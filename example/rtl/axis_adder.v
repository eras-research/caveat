==> flow/design.v <==
`default_nettype none
module axis_adder #(
  parameter c_WIDTH = 8
) (
  input wire clk,
  input wire [2*c_WIDTH-1:0] s_axis_tdata,
  input wire                 s_axis_tvalid,
  output reg                 s_axis_tready = 1,
  output reg [2*c_WIDTH-1:0] m_axis_tdata,
  output reg                 m_axis_tvalid = 0,
  input wire                 m_axis_tready
);
always @(posedge clk) begin
  if (m_axis_tvalid && m_axis_tready) begin
    m_axis_tvalid <= 0;
    s_axis_tready <= 1;
  end
  if (s_axis_tvalid && s_axis_tready) begin
    m_axis_tdata <= s_axis_tdata[2*c_WIDTH-1:c_WIDTH]+s_axis_tdata[c_WIDTH-1:0];
    m_axis_tvalid <= 1;
    s_axis_tready <= 0;
  end
end
endmodule
Reports on axis_adder
The steps from the RTL of axis_adder to its reports follow in flow order.
Lines are those of the file above, counted from 1.
Cell names lack the library's common part.
A cell with -- has no value.
- design top: axis_adder
- clock input: clk
- cell library: sky130hd
- corner: tt_025C_1v80

Elaborated design
Yosys after proc, flatten, opt, wreduce and memory -nomap, before mapping. Enables and synchronous resets that opt folds into registers are not counted as muxes. Memory bits, and registers merged into a memory's read port (data or address), are not among the register bits. Print and check cells are not counted. Equal cells are merged and count once.
- reduce/logical cells: 2
- noted add/sub/neg operators: 1
- operators by type and width (operator ; number):
    adder 8 x 8 -> 9 bit ; 1
    logical AND 1 bit ; 2
- noted bits of input ports: 19
- elaborated cells: 6
- register bits: 18

Longest topological paths
Yosys ltp: most cells in a row. Word level: on the elaborated netlist, between registers, memories and ports. Mapped: between sequential cells and ports; inverters and the memories' decode and read muxes count.
- noted word-level depth: 1
- noted ABC_AREA: 0
- depth in mapped cells: 6
- mapped depth without buffers: 6

Netlist
The flow's flattened synthesis, as Yosys stat reports it; memories are mapped. The netlist is that of the ABC_AREA named above (0 if unset); the other value can give another one.
- cell types (type ; number ; total area (sq um)):
    edfxtp_1 ; 9 ; 270.259
    ha_1 ; 8 ; 100.096
    buf_4 ; 7 ; 52.55
    dfxtp_1 ; 2 ; 40.038
    a21oi_1 ; 5 ; 25.024
    a21o_1 ; 3 ; 22.522
    a311o_1 ; 2 ; 20.019
    fa_1 ; 1 ; 20.019
    mux2i_1 ; 2 ; 20.019
    xnor2_1 ; 2 ; 17.517
    xor2_1 ; 2 ; 17.517
    nand2_1 ; 4 ; 15.014
    nor2b_1 ; 2 ; 12.512
    inv_1 ; 3 ; 11.261
    nand3_1 ; 2 ; 10.01
    nor3_1 ; 2 ; 10.01
    a2111oi_0 ; 1 ; 8.758
    a221oi_1 ; 1 ; 8.758
Not listed: further types 7, cells in them 8.
- noted chip area (Yosys): 721.9 sq um
- cell count at 66
- sequential area at 310.3 sq um
- noted mapped flip-flops: 11
- buffers at 7

Path before layout
OpenSTA on the mapped netlist: ideal clock, no wires. The path of least setup slack (recovery checks aside). Input and output delay are each 20% of the period. Register names are those of the netlist, which keeps one name where synthesis merged equal registers.
- path type: input to register
- from: in s_axis_tdata[0]
- to: reg m_axis_tdata[8]
- stages on the path at 6
- noted slack: 1.604 ns
- required time at 3.367 ns
- arrival: 1.763 ns
- library setup time at 0.263 ns
- noted delay of the path: 1.300 ns
- clock period: 3.63 ns
- time at the first pin at 0.726 ns
- input delay: 0.726 ns
- buffers on the path: 0
- synthesis period reached at 2.026 ns
"delay of the path" = arrival - input delay + setup time.
"stages on the path": output pins that drive a net of the path, with the launching flip-flop's if there is one; two outputs of one cell count as two.
"synthesis period reached" = period - worst setup slack (recovery checks aside). The figure is calculated, with input and output delays left at 20% of the set period.
Between the ends stands the longest chain of elaborated cells between them, by number of cells; it is not shown to be the way that was timed. Of several equally long chains one is given.
A line is the first line of the expression or statement that the cell stems from. Yosys adds cells for indexed reads and writes and turns some case tables into memories.
- cells stage by stage: ha_1 fa_1 a21oi_1 nor2_1 nor2_1 o21ai_0
- cells in the longest elaborated chain: 1
- RTL lines, path post-synthesis (item ; line ; text):
    start, declared ; 6 ; input wire [2*c_WIDTH-1:0] s_axis_tdata,
    adder 8 x 8 -> 9 bit ; 19 ; m_axis_tdata <= s_axis_tdata[2*c_WIDTH-1:c_WIDTH]+s_axis_tdata[c_WIDTH-1:0];
    end, assigned ; 19 ;
    end, declared ; 9 ; output reg [2*c_WIDTH-1:0] m_axis_tdata,

--- runs ---
2 stored runs of axis_adder in the flow (synthesis by Yosys, layout by OpenROAD, sky130hd cells), in arbitrary order. Constraints: input delay and output delay 20% of the set period each, output load 0.01 pF.

Stored run 1
Settings were period_ns = 1.17; CORE_UTILIZATION = 55; PLACE_DENSITY_LB_ADDON = 0.1; CELL_PAD_IN_SITES_GLOBAL_PLACEMENT = 3; MIN_ROUTING_LAYER = met2; MAX_ROUTING_LAYER = met5; CAP_MARGIN = 20; CORE_MARGIN = 2; SLEW_MARGIN = 20
- did not finish, placement stopped with FLW-0024

Stored run 2
Settings were period_ns = 2.22; CORE_UTILIZATION = 69; SETUP_SLACK_MARGIN = -0.18; PLACE_DENSITY_LB_ADDON = 0.19; CORE_ASPECT_RATIO = 1.79; TNS_END_PERCENT = 60; SLEW_MARGIN = 5; MAX_ROUTING_LAYER = met4; CAP_MARGIN = 20; CORE_MARGIN = 2
- did not finish, floorplanning stopped with PDN-0185
--- end ---
